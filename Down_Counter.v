==> flow/design.v <==
`timescale 1ns / 10ps
module Down_Counter(
    input clk,
    input reset,
    input en,
    output wire [31:0] count_value,
    output reg [31:0] count 
    );
    assign count_value = 32'd15;
    always @(posedge clk or posedge reset) 
	begin
      if (reset) count = count_value;
      else 
	  begin
         if (count==0) count = count_value;
          else
          begin
            if (en) count=count-1;
			else count=count;
		  end	
      end     
    end
endmodule
Tool chain data of Down_Counter
The steps from the RTL of Down_Counter to its reports follow in flow order.
Line numbers count from 1 in the design file above.
Library cell names are shortened.
{ "setup": {"top_module": "Down_Counter", "clock_port": "clk", "library": "sky130hd", "corner": "tt_025C_1v80"} }

Word-level counts
Yosys after proc, flatten, opt, wreduce and memory -nomap, before mapping. Memory bits, and registers merged into a memory's read port (data or address), are not among the register bits. Print and check cells are not counted. Equal cells are merged and count once.
{ "word_totals": {"reg_bits": 32, "in_bits": 3, "out_inout_bits": 64, "elab_cells": 6} }
{ "classes": {"addsub": 1, "mux": 2, "reduce_and_logical": 2} }
{ "ops": {"columns": ["operator", "n"], "rows": [
  ["2-to-1 mux 32 bit", 2],
  ["subtractor 32 x 1 -> 32 bit (second input constant)", 1],
  ["logical NOT 32 bit", 1],
  ["nonzero test 2 bit", 1]
]} }

Logic depth
Depth = most cells in a row (Yosys ltp): at word level without a register or memory, in the mapped netlist without a sequential cell, where the memories' decode and read muxes count.
{ "logic_depth": {"depth_word": 3, "abc_area": 0, "ltp_mapped": 8, "ltp_nobuf": 7} }

Synthesis result
The flow's flattened synthesis, as Yosys stat reports it; memories are mapped. The netlist is that of the ABC_AREA named above (0 if unset); the other value can give another one.
The area totals of this step are shown rounded.
{ "by_type": {"columns": ["cell", "n", "area_total_um2"], "rows": [
  ["dfrtp_1", 28, 700.672],
  ["buf_4", 32, 240.23],
  ["nor2_1", 33, 123.869],
  ["dfstp_2", 4, 105.101],
  ["xor2_1", 12, 105.101],
  ["xnor2_1", 11, 96.342],
  ["or4_1", 7, 52.55],
  ["nand2_1", 12, 45.043],
  ["nor4_4", 2, 42.541],
  ["or3_1", 5, 31.28],
  ["nand3_1", 6, 30.029],
  ["nor3_1", 6, 30.029],
  ["nand4_1", 4, 25.024],
  ["nor4_1", 4, 25.024],
  ["o21ai_0", 5, 25.024],
  ["nand3b_1", 3, 22.522],
  ["o31ai_1", 3, 22.522],
  ["or4_4", 2, 22.522]
]} }
Other cell types: 16; their cells: 27.
{ "synth_totals": {"mapped_cells": 206, "synth_area_mm2": 0.0019, "flip_flops": 32} }

Worst setup path after synthesis
Path of least setup slack by OpenSTA after synthesis, without wires, with an ideal clock, recovery checks aside; 20% of the period is set as input and as output delay. Where synthesis merged equal registers, the netlist keeps one of their names.
{ "synth_path": {"path_type": "flip-flop to flip-flop", "start": "register count[15]", "end": "register count[29]", "clock_period_ns": 2.18, "setup_ns": 0.077, "arrival_ns": 2.159, "required_ns": 2.103, "slack_ns": -0.056, "path_delay_ns": 2.236, "path_stages": 6, "n_path_buf": 0, "synth_period_reached_ns": 2.236} }
"path_delay_ns" = arrival - input delay + setup time.
"path_stages" counts driving pins, that of a launching flip-flop among them; a cell with two outputs on the path counts twice.
"synth_period_reached_ns" is the clock period less the worst setup slack; recovery checks do not enter. This is arithmetic on one report: input and output delays are still those of the set period (20% each).
The rows between start and end are the longest chain of elaborated cells between them; the timing report does not say that the signal goes this way. Where chains are equally long, one stands for them.
Each line given opens the expression or statement behind the cell; cells for indexed reads and writes are added by Yosys, which also makes memories of some case tables.
At most two assigning lines are given for a register; there are more.
{ "synth_between": {"path_cell_list": "dfrtp_1 -> or4_4 -> nor4_4 -> nand3_2 -> or4_1 -> a21oi_1", "elab_chain_cells": 3, "cone_cells": 5} }
{ "synth_lines": {"columns": ["element", "line_no", "text"], "rows": [
  ["start, declared", 7, "output reg [31:0] count"],
  ["start, assigned", 12, "if (reset) count = count_value;"],
  ["start, assigned", 15, "if (count==0) count = count_value;"],
  ["subtractor 32 x 1 -> 32 bit", 18, "if (en) count=count-1;"],
  ["2-to-1 mux 32 bit", 18, null],
  ["2-to-1 mux 32 bit", 15, null],
  ["end, assigned", 12, null],
  ["end, assigned", 15, null],
  ["end, declared", 7, null]
]} }

Timing after layout
Path of least setup slack in the final report of stored run 1 (OpenROAD, finished layout, wires in). Where an end is a register, its clock arrival counts in the times.
{ "layout_path": {"path_type": "flip-flop to flip-flop", "start": "register count[8]", "end": "register count[26]", "clock_period_ns": 2.22, "setup_ns": 0.10, "arrival_ns": 2.41, "required_ns": 2.40, "slack_ns": -0.02, "path_stages": 6, "n_path_buf": 0} }
The rows between start and end are the longest chain of elaborated cells between them; the timing report does not say that the signal goes this way. Where chains are equally long, one stands for them.
At most two assigning lines are given for a register; there are more.
{ "layout_between": {"path_cell_list": "dfrtp_1 -> or4_1 -> or2_1 -> or3_1 -> or2_1 -> and2_1", "elab_chain_cells": 3, "cone_cells": 5} }
{ "layout_lines": {"columns": ["element", "line_no", "text"], "rows": [
  ["start, declared", 7, "output reg [31:0] count"],
  ["start, assigned", 12, "if (reset) count = count_value;"],
  ["start, assigned", 15, "if (count==0) count = count_value;"],
  ["subtractor 32 x 1 -> 32 bit", 18, "if (en) count=count-1;"],
  ["2-to-1 mux 32 bit", 18, null],
  ["2-to-1 mux 32 bit", 15, null],
  ["end, assigned", 12, null],
  ["end, assigned", 15, null],
  ["end, declared", 7, null]
]} }

--- measured runs ---
Flow measurements of Down_Counter on sky130hd: 2 stored runs with different settings, listed in no order. Input and output delays are each 20% of the period that was set; the output load is 0.01 pF.
"period_reached_ns" means the clock period less the worst setup slack. The figure is calculated, with input and output delays left at 20% of the set period.
"worst_path_allowed_less_slack_ns" is the time allowed to the run's worst setup path (the clock period less input and output delay, where it has them) less its slack. Clock arrival times count: a late capture clock shortens it, a late launch clock lengthens it.
"power_total_w" is the tool's figure for a default switching activity; nothing was simulated.
The measured numbers are rounded.
[
  {
    "run": "stored run 1",
    "settings": { "period_ns": 2.22, "CORE_UTILIZATION": 49, "SETUP_SLACK_MARGIN": -0.19, "PLACE_DENSITY": 0.44, "CORE_ASPECT_RATIO": 0.7, "CORE_MARGIN": 5, "GPL_ROUTABILITY_DRIVEN": 0, "CAP_MARGIN": 0, "SLEW_MARGIN": 20, "MAX_ROUTING_LAYER": "met4" },
    "results": { "final_stdcell_area_mm2": 0.0025, "die_footprint_mm2": 0.0053, "utilization_pct": 65, "period_reached_ns": 2.237, "worst_path_allowed_less_slack_ns": 2.24, "critical_path_kind": "flip-flop to flip-flop", "synthArea_mm2": 0.0019, "worstSetupSlack_ns": -0.017, "power_total_w": 0.0028, "setupTns_ns": -0.021 }
  },
  {
    "run": "stored run 2",
    "settings": { "period_ns": 1.66, "CORE_UTILIZATION": 55, "PLACE_DENSITY_LB_ADDON": 0.07, "CELL_PAD_IN_SITES_GLOBAL_PLACEMENT": 0, "CELL_PAD_IN_SITES_DETAIL_PLACEMENT": 0, "ABC_AREA": 0, "CTS_CLUSTER_DIAMETER": 298, "MIN_ROUTING_LAYER": "met1", "MAX_ROUTING_LAYER": "met5", "CAP_MARGIN": 20, "CORE_MARGIN": 2, "SLEW_MARGIN": 20 },
    "results": { "final_stdcell_area_mm2": 0.003, "die_footprint_mm2": 0.004, "utilization_pct": 89, "period_reached_ns": 2.117, "worst_path_allowed_less_slack_ns": 2.12, "critical_path_kind": "flip-flop to flip-flop", "synthArea_mm2": 0.0019, "worstSetupSlack_ns": -0.46, "power_total_w": 0.0045, "setupTns_ns": -14 }
  }
]
--- end ---
