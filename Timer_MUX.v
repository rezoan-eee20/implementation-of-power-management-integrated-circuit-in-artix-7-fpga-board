==> flow/design.v <==
`timescale 1ns / 10ps
module Mux( 
    input [2:0] sel,               
    output reg [31:0] data
    );        
    wire [31:0] t1,t2,t3,t4,t5;
    assign t1 = 5;           
    assign t2 = 6;           
    assign t3 = 5;          
    assign t4 = 3;           
    assign t5 = 3;          
   always @ (t1 or t2 or t3 or t4 or t5 or sel)  
   begin  
      case (sel)  
         3'b001 : data = t1;  
         3'b010 : data = t2;
         3'b011 : data = t3; 
         3'b100 : data = t4; 
         3'b101 : data = t5; 
         default: data = t1;
      endcase  
   end  
endmodule  
`timescale 1ns / 10ps
module Timer(
    input clk,
    input reset,
    input wire [31:0] data,
    input en,
    input load,
    output reg timeOut
    );
    reg [31:0] count;
    reg [31:0] timeval;
    always @(posedge clk) 
    begin
      timeOut = 0;
      if (reset)
      begin
      count = timeval;  
      end
      else if (load)
      begin
      timeval = data; 
      count = timeval;
      end
      else if (en)
      begin    
        if (count == 0)
        timeOut = 1;
        else
        count = count-1;
      end
    end
endmodule
`timescale 1ns / 10ps
module Timer_Mux(
	input clk,
	input reset,
	input en,
	input load, 
    input [2:0] Mux_Sel,               
	output timeOut
    );        
	wire [31:0] data;
	Timer TMR(clk,reset,data,en,load,timeOut);
	Mux Multiplexer(Mux_Sel,data);
endmodule  
# Step by step through the tools: Timer_Mux
# Tool output for the design above, in the order of the flow.
# Line numbers count from 1 in the design file above.
# Cell names lack the library's common part.
# The mark -- stands for no value.
[inputs]
top = "Timer_Mux"
clock_port = "clk"
library = "sky130hd"
pvt_corner = "tt_025C_1v80"

# Word-level counts
# Source: Yosys, flattened and elaborated, memories not mapped. Widths are those after wreduce. Registers that Yosys merges into a memory's read port (data or address) are not register bits. Print and check cells do not count. Equal cells are merged and count once.
[word_totals]
in_bits = 7
register_bits = 65
[classes]
add_sub_neg = 1
muxes = 6
reduce_and_logical = 6
equal = 4
logic = 2
[ops]
columns = ["op", "count"]
rows = [
  ["2-to-1 mux 32 bit", 4],
  ["subtractor 32 x 1 -> 32 bit (second input constant)", 1],
  ["zero test 32 bit", 1],
  ["== test 3 bit (second input constant)", 2],
  ["case mux 3 bit (select 2 bit)", 1],
  ["AND reduction 2 bit", 2],
  ["== test 3 x 2 -> 1 bit (second input constant)", 1],
  ["!= test 3 bit (second input constant)", 1],
  ["nonzero test 3 bit", 1],
  ["OR reduction 3 bit", 1],
  ["inverter 1 bit", 2],
  ["OR reduction 2 bit", 1],
  ["2-to-1 mux 1 bit", 1],
]

# Longest topological paths
# Yosys ltp: most cells in a row. Word level: on the elaborated netlist, between registers, memories and ports. Mapped: between sequential cells and ports; inverters and the memories' decode and read muxes count.
[logic_depth]
ltp_word = 5
abc_area = 0
mapped_depth = 7
mapped_depth_nobuf = 6

# Synthesis result
# The flow's flattened synthesis, as Yosys stat reports it; memories are mapped. The netlist is that of the ABC_AREA named above (0 if unset); the other value can give another one.
# The area totals of this step are shown rounded.
[by_type]
columns = ["cell_type", "count", "area_total_um2"]
rows = [
  ["edfxtp_1", 35, 1.05E+03],
  ["or3_1", 14, 87.584],
  ["a21oi_1", 15, 75.072],
  ["nor2_1", 18, 67.565],
  ["xor2_1", 7, 61.309],
  ["o21ai_0", 11, 55.053],
  ["or4_1", 7, 52.55],
  ["mux2i_1", 5, 50.048],
  ["nor4_1", 8, 50.048],
  ["nand2_1", 13, 48.797],
  ["o31ai_1", 6, 45.043],
  ["o41ai_1", 3, 26.275],
  ["nand4_2", 2, 25.024],
  ["nor4_2", 2, 25.024],
  ["clkbuf_1", 6, 22.522],
  ["nor4_4", 1, 21.27],
  ["dfxtp_1", 1, 20.019],
  ["nand2b_1", 3, 18.768],
]
# Other cell types: 18; their cells: 31.
[synth_totals]
cells = 188
synth_area_mm2 = 0.00201
buffers = 8
sequential_area_mm2 = 0.00107
ffs = 36
# By module: a second synthesis without flattening, with its own total; a netlist apart from the flattened one above.
[hier_totals]
hier_cells = 292
area_unflattened_mm2 = 0.00342
# Rows give one instance, submodules left out.
[by_module]
columns = ["module", "n_cells", "area_mm2", "n_inst", "seq_area_mm2"]
rows = [
  ["Timer", 259, 0.00318, 1, 0.00194],
  ["Mux", 33, 0.000241, 1, 0],
  ["Timer_Mux", 0, 0, 1, 0],
]

# Timing after synthesis
# Path of least setup slack by OpenSTA after synthesis, without wires, with an ideal clock, recovery checks aside; 20% of the period is set as input and as output delay. Where synthesis merged equal registers, the netlist keeps one of their names.
[synth_path]
kind = "reg-to-reg"
from = "register TMR.count[0]"
to = "register TMR.count[0]"
delay_ps = 2996
clock_period_ps = 2830
required_ps = 2409
n_path_buf = 1
setup_slack_ps = -166
t_arrival_ps = 2575
driving_pins = 8
synth_period_reached_ps = 2996
# "delay_ps" is the arrival time less input delay plus setup time.
# "driving_pins": output pins that drive a net of the path, with the launching flip-flop's if there is one; two outputs of one cell count as two.
# "synth_period_reached_ps" is the clock period less the worst setup slack; recovery checks do not enter. This is arithmetic on one report: input and output delays are still those of the set period (20% each).
# Between the ends stands the longest chain of elaborated cells between them, by number of cells; it is not shown to be the way that was timed. Of several equally long chains one is given.
# A line is the first line of the expression or statement that the cell stems from. Yosys adds cells for indexed reads and writes and turns some case tables into memories.
# A register here has more assigning lines than the two given.
# Only ways into the end's enable, where the timed path ends, are counted here.
[synth_via]
path_cell_list = "edfxtp_1 > inv_1 > ha_1 > nor3b_2 > nand4_2 > buf_2 > nor4_1 > nor2_1"
elab_chain_cells = 3
cells_between = 3
[synth_rtl]
columns = ["element", "line", "source"]
rows = [
  ["start, declared", 33, "reg [31:0] count;"],
  ["start, assigned", 40, ""],
  ["start, assigned", 45, ""],
  ["zero test 32 bit", 49, "if (count == 0)"],
  ["!= test 3 bit", "--", ""],
  ["AND reduction 2 bit", "--", ""],
  ["end, assigned", 45, ""],
  ["end, assigned", 52, "count = count-1;"],
  ["end, declared", 33, ""],
]

# Timing after layout
# From the final timing report of run A: the path of least setup slack in the routed layout; clock arrival at registers is part of the times.
# The report prints the path's times to 10 ps; the period is as set.
[layout_path]
kind = "reg-to-reg"
from = "register TMR.count[1]"
to = "register TMR.count[2]"
t_arrival_ps = 2230
driving_pins = 10
clock_period_ps = 3370
n_path_buf = 3
required_ps = 3390
setup_slack_ps = 1170
# Between the ends stands the longest chain of elaborated cells between them, by number of cells; it is not shown to be the way that was timed. Of several equally long chains one is given.
# A register here has more assigning lines than the two given.
# Only ways into the end's enable, where the timed path ends, are counted here.
[layout_via]
path_cell_list = "edfxtp_1 > inv_1 > ha_1 > nor3b_2 > buf_4 > nand4_2 > buf_4 > nor4_4 > nor2_4 > buf_4"
elab_chain_cells = 3
cells_between = 3
[layout_rtl]
columns = ["element", "line", "source"]
rows = [
  ["start, declared", 33, "reg [31:0] count;"],
  ["start, assigned", 40, ""],
  ["start, assigned", 45, ""],
  ["zero test 32 bit", 49, "if (count == 0)"],
  ["!= test 3 bit", "--", ""],
  ["AND reduction 2 bit", "--", ""],
  ["end, assigned", 45, ""],
  ["end, assigned", 52, "count = count-1;"],
  ["end, declared", 33, ""],
]

# Measured results for Timer_Mux: 2 stored runs of the Yosys and OpenROAD flow on sky130hd. The settings differ; the order carries no meaning. The constraints put input and output delay at 20% of the set period each and load the outputs with 0.01 pF.
# "worst_path_time_ps" is the time allowed to the run's worst setup path (the clock period less input and output delay, where it has them) less its slack. Clock arrival times count: a late capture clock shortens it, a late launch clock lengthens it.
# By "final_power_w" is meant OpenSTA's value without simulated activity: inputs other than the clock are taken to toggle once in ten clock periods, and the tool carries that through the logic.
# "worst_path_time_ps" is known to 10 ps.
# The measured numbers are rounded.

[[run]]
name = "run A"
[run.settings]
period_ns = 3.37
CORE_UTILIZATION = 39
SETUP_SLACK_MARGIN = 1.0
PLACE_DENSITY_LB_ADDON = 0.0
GPL_TIMING_DRIVEN = 1
GPL_ROUTABILITY_DRIVEN = 0
CTS_CLUSTER_SIZE = 66
MIN_ROUTING_LAYER = "met1"
MAX_ROUTING_LAYER = "met5"
CAP_MARGIN = 20
CORE_MARGIN = 2
SLEW_MARGIN = 20
[run.results]
fin_util_frac = 0.47
worst_path_time_ps = 2200
path_kind = "reg-to-reg"
setup_worst_slack_ps = 1170
design_die_area_mm2 = 0.00574
final_power_w = 0.00108
post_synth_area_mm2 = 0.00201

[[run]]
name = "run B"
[run.settings]
period_ns = 3.03
CORE_UTILIZATION = 27
SETUP_SLACK_MARGIN = 0.15
PLACE_DENSITY_LB_ADDON = 0.24
CORE_MARGIN = 8
CELL_PAD_IN_SITES_DETAIL_PLACEMENT = 1
TNS_END_PERCENT = 90
GPL_TIMING_DRIVEN = 0
GPL_ROUTABILITY_DRIVEN = 0
CTS_CLUSTER_DIAMETER = 193
CAP_MARGIN = 20
SLEW_MARGIN = 20
[run.results]
fin_util_frac = 0.321
worst_path_time_ps = 2670
path_kind = "reg-to-reg"
setup_worst_slack_ps = 356
design_die_area_mm2 = 0.0105
final_power_w = 0.00112
post_synth_area_mm2 = 0.00201
